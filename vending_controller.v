==> flow/design.v <==
module old_vending_controller(clk, reset, quarter_in, dollar_in, select1, select2, select3,
                 i, product1, product2, product3, quarter_out, dollar_out);
  input clk;
  input reset;
  input quarter_in;			 
  input dollar_in;     
  input select1;			 
  input select2;			 
  input select3;
  output [3:0] i;		 
  output product1;		 
  output product2;		 
  output product3;   
  output [2:0] quarter_out;	 
  output dollar_out;         
  parameter [4:0]
  S0 = 5'b00000,
  S1 = 5'b00001,
  S2 = 5'b00010,
  S3 = 5'b00011,
  S4 = 5'b00100,
  S5 = 5'b00101,
  S6 = 5'b00110,
  S7 = 5'b00111,
  S8 = 5'b01000,
  S9 = 5'b01001,
  S10 = 5'b01010,
  S11 = 5'b01011,
  S12 = 5'b01100,
  S13 = 5'b01101,
  S14 = 5'b01110,
  S15 = 5'b01111,
  S16 = 5'b10000,
  S17 = 5'b10001,
  S18 = 5'b10010,
  S19 = 5'b10011,
  S20 = 5'b10100,
  S21 = 5'b10101,
  S22 = 5'b10110,
  S23 = 5'b10111;
  reg [3:0] i;		 
  reg product1;		 
  reg product2;		 
  reg product3;   
  reg [2:0] quarter_out;	 
  reg dollar_out;         
  reg [4:0] state, next_state;
  always @(posedge clk)
    begin
      if (reset)	state <= S0;
      else			state <= next_state;
    end
  always @(clk or reset or quarter_in or select1 or select2 or select3)
    begin
      #1;
      next_state = S0;
      case(state)  
        S0: 
          begin
            i[3] = 0; i[2] = 0; i[1] = 0; i[0] = 0;
            product1 = 0; product2 = 0; product3 = 0;
            quarter_out[2] = 0; quarter_out[1] = 0; quarter_out[0] = 0;
            dollar_out = 0;
            if(quarter_in) next_state = S1;
            else if(dollar_in) next_state = S8;
            else
              next_state = S0;
          end
        S1: 
          begin
            i[3] = 0; i[2] = 0; i[1] = 0; i[0] = 1;
            product1 = 0; product2 = 0; product3 = 0;
            quarter_out[2] = 0; quarter_out[1] = 0; quarter_out[0] = 0;
            dollar_out = 0;
            if(quarter_in) next_state = S2;
            else if(dollar_in) next_state = S9;
            else
              next_state = S1;
          end
        S2:
          begin
            i[3] = 0; i[2] = 0; i[1] = 1; i[0] = 0;
            product1 = 0; product2 = 0; product3 = 0;
            quarter_out[2] = 0; quarter_out[1] = 0; quarter_out[0] = 0;
            dollar_out = 0;
            if(quarter_in) next_state = S3;
            else if(dollar_in) next_state = S10;
            else if ((select1 && select2) | (select1 && select3) | (select2 && select3)) next_state = S2;
            else if(select1) next_state = S5;
            else 
              next_state = S2;
          end
        S3:
          begin
            i[3] = 0; i[2] = 0; i[1] = 1; i[0] = 1;
            product1 = 0; product2 = 0; product3 = 0;
            quarter_out[2] = 0; quarter_out[1] = 0; quarter_out[0] = 0;
            dollar_out = 0;
            if(quarter_in) next_state = S8;
            else if(dollar_in) next_state = S20;  
            else if((select1 && select2) | (select1 && select3) | (select2 && select3)) next_state = S3;
            else if(select1) next_state = S6;
            else if(select2) next_state = S4;
            else 
              next_state = S3;
         end
        S4:	
          begin
            i[3] = 0; i[2] = 0; i[1] = 1; i[0] = 1;
            product1 = 0; product2 = 1; product3 = 0;
            dollar_out = 0;
            quarter_out[2] = 0; quarter_out[1] = 0; quarter_out[0] = 0;
            next_state = S0;
          end
        S5: 
          begin
            i[3] = 0; i[2] = 0; i[1] = 1; i[0] = 0;
            product1 = 1; product2 = 0; product3 = 0;
            quarter_out[2] = 0; quarter_out[1] = 0; quarter_out[0] = 0;
            dollar_out = 0;
            next_state = S0;
          end
        S6: 
          begin
            i[3] = 0; i[2] = 0; i[1] = 1; i[0] = 1;
            product1 = 1; product2 = 0; product3 = 0;
            quarter_out[2] = 0; quarter_out[1] = 0; quarter_out[0] = 1;
            dollar_out = 0;
            next_state = S0;
          end
        S7:
          begin
            i[3] = 0; i[2] = 1; i[1] = 1; i[0] = 0;
            product1 = 0; product2 = 0; product3 = 0;
            quarter_out[2] = 0; quarter_out[1] = 0; quarter_out[0] = 1;
            dollar_out = 0;
            next_state = S10;
          end
        S8:
          begin
            i[3] = 0; i[2] = 1; i[1] = 0; i[0] = 0;
            product1 = 0; product2 = 0; product3 = 0;
            quarter_out[2] = 0; quarter_out[1] = 0; quarter_out[0] = 0;
            dollar_out = 0;
            if(quarter_in) next_state = S9;
            else if(dollar_in) next_state = S21;  
            else if((select1 && select2) | (select1 && select3) | (select2 && select3)) next_state = S8;
            else if(select1) next_state = S11;
            else if(select2) next_state = S12;
            else if(select3) next_state = S17;
            else
              next_state = S8;
          end
        S9:
          begin
            i[3] = 0; i[2] = 1; i[1] = 0; i[0] = 1;
            product1 = 0; product2 = 0; product3 = 0;
            quarter_out[2] = 0; quarter_out[1] = 0; quarter_out[0] = 0;
            dollar_out = 0;
            if(quarter_in) next_state = S10;
            else if(dollar_in) next_state = S22;
            else if((select1 && select2) | (select1 && select3) | (select2 && select3)) next_state = S9;
            else if(select1) next_state = S13;
            else if(select2) next_state = S14;
            else if(select3) next_state = S18;
            else
              next_state = S9;
          end
        S10:
          begin
            i[3] = 0; i[2] = 1; i[1] = 1; i[0] = 0;
            product1 = 0; product2 = 0; product3 = 0;
            quarter_out[2] = 0; quarter_out[1] = 0; quarter_out[0] = 0;
            dollar_out = 0;
            if(quarter_in) next_state = S7;
            else if(dollar_in) next_state = S23;
            else if((select1 && select2) | (select1 && select3) | (select2 && select3)) next_state = S10;
            else if(select1) next_state = S15;
            else if(select2) next_state = S16;
            else if(select3) next_state = S19;
            else
              next_state = S10;
          end
        S11:
          begin
            i[3] = 0; i[2] = 1; i[1] = 0; i[0] = 0;
            product1 = 1; product2 = 0; product3 = 0;
            quarter_out[2] = 0; quarter_out[1] = 1; quarter_out[0] = 0;
            dollar_out = 0;
            next_state = S0;
          end
        S12:
          begin
            i[3] = 0; i[2] = 1; i[1] = 0; i[0] = 0;
            product1 = 0; product2 = 1; product3 = 0;
            quarter_out[2] = 0; quarter_out[1] = 0; quarter_out[0] = 1;
            dollar_out = 0;
            next_state = S0;
          end
        S13:
          begin
            i[3] = 0; i[2] = 1; i[1] = 0; i[0] = 1;
            product1 = 1; product2 = 0; product3 = 0;
            quarter_out[2] = 0; quarter_out[1] = 1; quarter_out[0] = 1;
            dollar_out = 0;
            next_state = S0;
          end
        S14:
          begin
            i[3] = 0; i[2] = 1; i[1] = 0; i[0] = 1;
            product1 = 0; product2 = 1; product3 = 0;
            quarter_out[2] = 0; quarter_out[1] = 1; quarter_out[0] = 0;
            dollar_out = 0;
            next_state = S0;
          end
        S15:
          begin
            i[3] = 0; i[2] = 1; i[1] = 1; i[0] = 0;
            product1 = 1; product2 = 0; product3 = 0;
            quarter_out[2] = 1; quarter_out[1] = 0; quarter_out[0] = 0;
            dollar_out = 0;
            next_state = S0;
          end
        S16:
          begin
            i[3] = 0; i[2] = 1; i[1] = 1; i[0] = 0;
            product1 = 0; product2 = 1; product3 = 0;
            quarter_out[2] = 0; quarter_out[1] = 1; quarter_out[0] = 1;
            dollar_out = 0;
            next_state = S0;
          end
        S17:
          begin
            i[3] = 0; i[2] = 1; i[1] = 0; i[0] = 0;
            product1 = 0; product2 = 0; product3 = 1;
            quarter_out[2] = 0; quarter_out[1] = 0; quarter_out[0] = 0;
            dollar_out = 0;
            next_state = S0;
          end
        S18:
          begin
            i[3] = 0; i[2] = 1; i[1] = 0; i[0] = 1;
            product1 = 0; product2 = 0; product3 = 1;
            quarter_out[2] = 0; quarter_out[1] = 0; quarter_out[0] = 1;
            dollar_out = 0;
            next_state = S0;
          end
        S19:
          begin
            i[3] = 0; i[2] = 1; i[1] = 1; i[0] = 0;
            product1 = 0; product2 = 0; product3 = 1;
            quarter_out[2] = 0; quarter_out[1] = 1; quarter_out[0] = 0;
            dollar_out = 0;
            next_state = S0;
          end
        S20:
          begin
            i[3] = 0; i[2] = 0; i[1] = 1; i[0] = 1;
            product1 = 0; product2 = 0; product3 = 0;
            quarter_out[2] = 0; quarter_out[1] = 0; quarter_out[0] = 0;
            dollar_out = 1;
            next_state = S3;
          end
        S21:
          begin
            i[3] = 0; i[2] = 1; i[1] = 0; i[0] = 0;
            product1 = 0; product2 = 0; product3 = 0;
            quarter_out[2] = 0; quarter_out[1] = 0; quarter_out[0] = 0;
            dollar_out = 1;
            next_state = S8;
          end
        S22:
          begin
            i[3] = 0; i[2] = 1; i[1] = 0; i[0] = 1;
            product1 = 0; product2 = 0; product3 = 0;
            quarter_out[2] = 0; quarter_out[1] = 0; quarter_out[0] = 0;
            dollar_out = 1;
            next_state = S9;
          end
        S23:
          begin
            i[3] = 0; i[2] = 1; i[1] = 1; i[0] = 0;
            product1 = 0; product2 = 0; product3 = 0;
            quarter_out[2] = 0; quarter_out[1] = 0; quarter_out[0] = 0;
            dollar_out = 1;
            next_state = S10;
          end
        default:
          begin
            i[3] = 0; i[2] = 1; i[1] = 0; i[0] = 0;
            product1 = 0; product2 = 0; product3 = 0;
            quarter_out[2] = 0; quarter_out[1] = 0; quarter_out[0] = 0;
            dollar_out = 0;
            next_state = S0;
          end
      endcase
    end
endmodule  
From RTL to reports: old_vending_controller
What the tools print for old_vending_controller, step after step.
Line numbers count from 1 in the design file above.
Cell names lack the library's common part.
{ "design": {"top": "old_vending_controller", "clock": "clk", "lib": "sky130hd", "pvt_corner": "tt_025C_1v80"} }

After elaboration
Source: Yosys, flattened and elaborated, memories not mapped. Widths are those after wreduce; folded enables and synchronous resets count as part of the registers. Registers that Yosys merges into a memory's read port (data or address) are not register bits. Print and check cells do not count. Equal cells are merged and count once.
{ "word_totals": {"clocked_rd_ports_x_width": 0, "ramBits": 0, "memories": 0, "ff_bits": 5, "romBits": 0, "latch_bits": 0} }
{ "classes": {"n_mul": 0, "div": 0, "logic": 2, "reduce_logical": 14, "eq_ne": 23, "shift": 0, "compare": 0, "n_addsub": 0, "n_mux": 42} }
{ "op_table": {"columns": ["operator", "count"], "rows": [
  ["2-to-1 mux 5 bit", 20],
  ["case mux 5 bit (select 11 bit)", 1],
  ["== test 5 x 4 -> 1 bit (second input constant)", 8],
  ["== test 5 bit (second input constant)", 8],
  ["2-to-1 mux 4 bit", 6],
  ["== test 5 x 3 -> 1 bit (second input constant)", 4],
  ["2-to-1 mux 3 bit", 5],
  ["OR reduction 12 bit", 1],
  ["OR reduction 10 bit", 1],
  ["== test 5 x 2 -> 1 bit (second input constant)", 2],
  ["OR reduction 5 bit", 2],
  ["2-to-1 mux 1 bit", 10],
  ["OR reduction 4 bit", 2],
  ["OR reduction 8 bit", 1],
  ["OR reduction 6 bit", 1],
  ["== test 5 x 1 -> 1 bit (second input constant)", 1],
  ["logical NOT 5 bit", 1],
  ["logical AND 1 bit", 3],
  ["OR reduction 3 bit", 1],
  ["bitwise OR 1 bit", 2],
  ["OR reduction 2 bit", 1]
]} }

Logic depth
Longest topological path by Yosys (ltp), each cell counted once; first at word level (registers and memories cut), then after technology mapping (sequential cells cut; the memories' decode and read muxes count).
{ "logic_depth": {"depth_word": 7, "ABC_AREA": 0, "depth_mapped": 4, "depth_no_buf": 3} }

After synthesis
The flow's flattened synthesis, as Yosys stat reports it; memories are mapped. The netlist is that of the ABC_AREA named above (0 if unset); the other value can give another one.
{ "synth_totals": {"synth_area_um2": 977.2, "sequential_area_um2": 480.5, "flip_flops": 24, "cells": 102} }
{ "types": {"columns": ["cell_type", "count"], "rows": [
  ["dfxtp_1", 24],
  ["and2_1", 13],
  ["nor4b_4", 2],
  ["nor2_1", 10],
  ["nor4_1", 5],
  ["a32o_1", 3],
  ["nand2_1", 7],
  ["o21ai_0", 5],
  ["and2_2", 3],
  ["a21oi_1", 4],
  ["nand4_1", 3],
  ["buf_4", 2],
  ["nor3_1", 3],
  ["and3_1", 2],
  ["or3_1", 2],
  ["or3_4", 1],
  ["a31o_2", 1],
  ["o2bb2ai_1", 1]
]} }
Other cell types: 11; their cells: 11.

Worst setup path after synthesis
Path of least setup slack by OpenSTA after synthesis, without wires, with an ideal clock, recovery checks aside; 20% of the period is set as input and as output delay. Where synthesis merged equal registers, the netlist keeps one of their names.
{ "synth_timing": {"kind": "flip-flop to output port", "start": "register state", "end": "output port quarter_out[0]", "arrival_time_ns": 1.177, "launch_ns": 0.000, "path_delay_ns": 1.177, "driving_pins": 3, "required_time_ns": 1.912, "clock_period_ns": 2.39, "setup_slack_ns": 0.735, "synth_period_reached_ns": 1.655} }
"path_delay_ns" is the arrival time less input delay plus setup time.
At an output port there is no setup time.
"driving_pins": output pins that drive a net of the path, with the launching flip-flop's if there is one; two outputs of one cell count as two.
"synth_period_reached_ns" = period - worst setup slack (recovery checks aside). The figure is calculated, with input and output delays left at 20% of the set period.
An end named without its bit number is one bit of that signal or, where synthesis recoded a state register, one of its new flip-flops.
{ "synth_between": {"path_cell_list": "dfxtp_1 -> or4_1 -> or3_1"} }
{ "synth_lines": {"columns": ["element", "line", "source"], "rows": [
  ["start, declared", 47, "reg [4:0] state, next_state;"],
  ["start, assigned", 50, "if (reset) state <= S0;"],
  ["start, assigned", 51, "else state <= next_state;"],
  ["end, declared", 14, "output [2:0] quarter_out;"]
]} }
No chain of elaborated cells between the ends is given.

Timing after layout
Path of least setup slack in the final report of run 1 (OpenROAD, finished layout, wires in). Where an end is a register, its clock arrival counts in the times.
{ "layout_timing": {"kind": "flip-flop to output port", "start": "register state", "end": "output port quarter_out[0]", "arrival_time_ns": 1.62, "setup_slack_ns": -0.82, "launch_ns": 0.29, "required_time_ns": 0.80, "clock_period_ns": 0.995, "driving_pins": 4} }
An end named without its bit number is one bit of that signal or, where synthesis recoded a state register, one of its new flip-flops.
{ "layout_between": {"path_cell_list": "dfxtp_2 -> or4_4 -> or3_4 -> buf_6"} }
{ "layout_lines": {"columns": ["element", "line", "source"], "rows": [
  ["start, declared", 47, "reg [4:0] state, next_state;"],
  ["start, assigned", 50, "if (reset) state <= S0;"],
  ["start, assigned", 51, "else state <= next_state;"],
  ["end, declared", 14, "output [2:0] quarter_out;"]
]} }
No chain of elaborated cells between the ends is given.

# Flow runs of old_vending_controller

Below are 2 stored runs of the flow (Yosys, OpenROAD; platform sky130hd) on old_vending_controller, each with its settings and what was measured, unordered. Constraints: input delay and output delay 20% of the set period each, output load 0.01 pF.
"achieved_clock_period_ns": clock period set for the run, less the worst setup slack. It is reckoned from that one timing run; input and output delays stay at 20% of the period that was set.
"worstPathTime_ns" is the time allowed to the run's worst setup path (the clock period less input and output delay, where it has them) less its slack. Clock arrival times count: a late capture clock shortens it, a late launch clock lengthens it.
By "total_power_uw" is meant OpenSTA's value without simulated activity: inputs other than the clock are taken to toggle once in ten clock periods, and the tool carries that through the logic.
[
  {
    "run": "run 1",
    "settings": { "period_ns": 0.995, "CAP_MARGIN": 20, "CORE_MARGIN": 2, "CORE_UTILIZATION": 40, "SLEW_MARGIN": 20 },
    "results": { "setup_ws_ns": -0.824, "utilization_frac": 0.691, "design_die_area_um2": 2854.2, "post_route_stdcell_area_um2": 1557.7, "worstPathTime_ns": 1.62, "critical_path_kind": "flip-flop to output port", "final_hold_ws_ns": 0.214, "total_power_uw": 1579, "ys_area_um2": 977.2, "achieved_clock_period_ns": 1.819, "timing.setup.tns_ns": -4.585 }
  },
  {
    "run": "run 2",
    "settings": { "period_ns": 2.96, "CORE_UTILIZATION": 32, "PLACE_DENSITY": 0.74, "CORE_ASPECT_RATIO": 0.63, "CORE_MARGIN": 6, "ABC_AREA": 0, "GPL_TIMING_DRIVEN": 0, "CTS_CLUSTER_SIZE": 51, "MAX_ROUTING_LAYER": "met4", "CAP_MARGIN": 20, "SLEW_MARGIN": 20 },
    "results": { "worstPathTime_ns": 1.99, "critical_path_kind": "flip-flop to output port", "timing.setup.tns_ns": 0.000, "ys_area_um2": 977.2, "post_route_stdcell_area_um2": 1251.2, "utilization_frac": 0.444, "design_die_area_um2": 4559.3, "total_power_uw": 670.2, "achieved_clock_period_ns": 2.578, "setup_ws_ns": 0.382, "final_hold_ws_ns": 0.486 }
  }
]
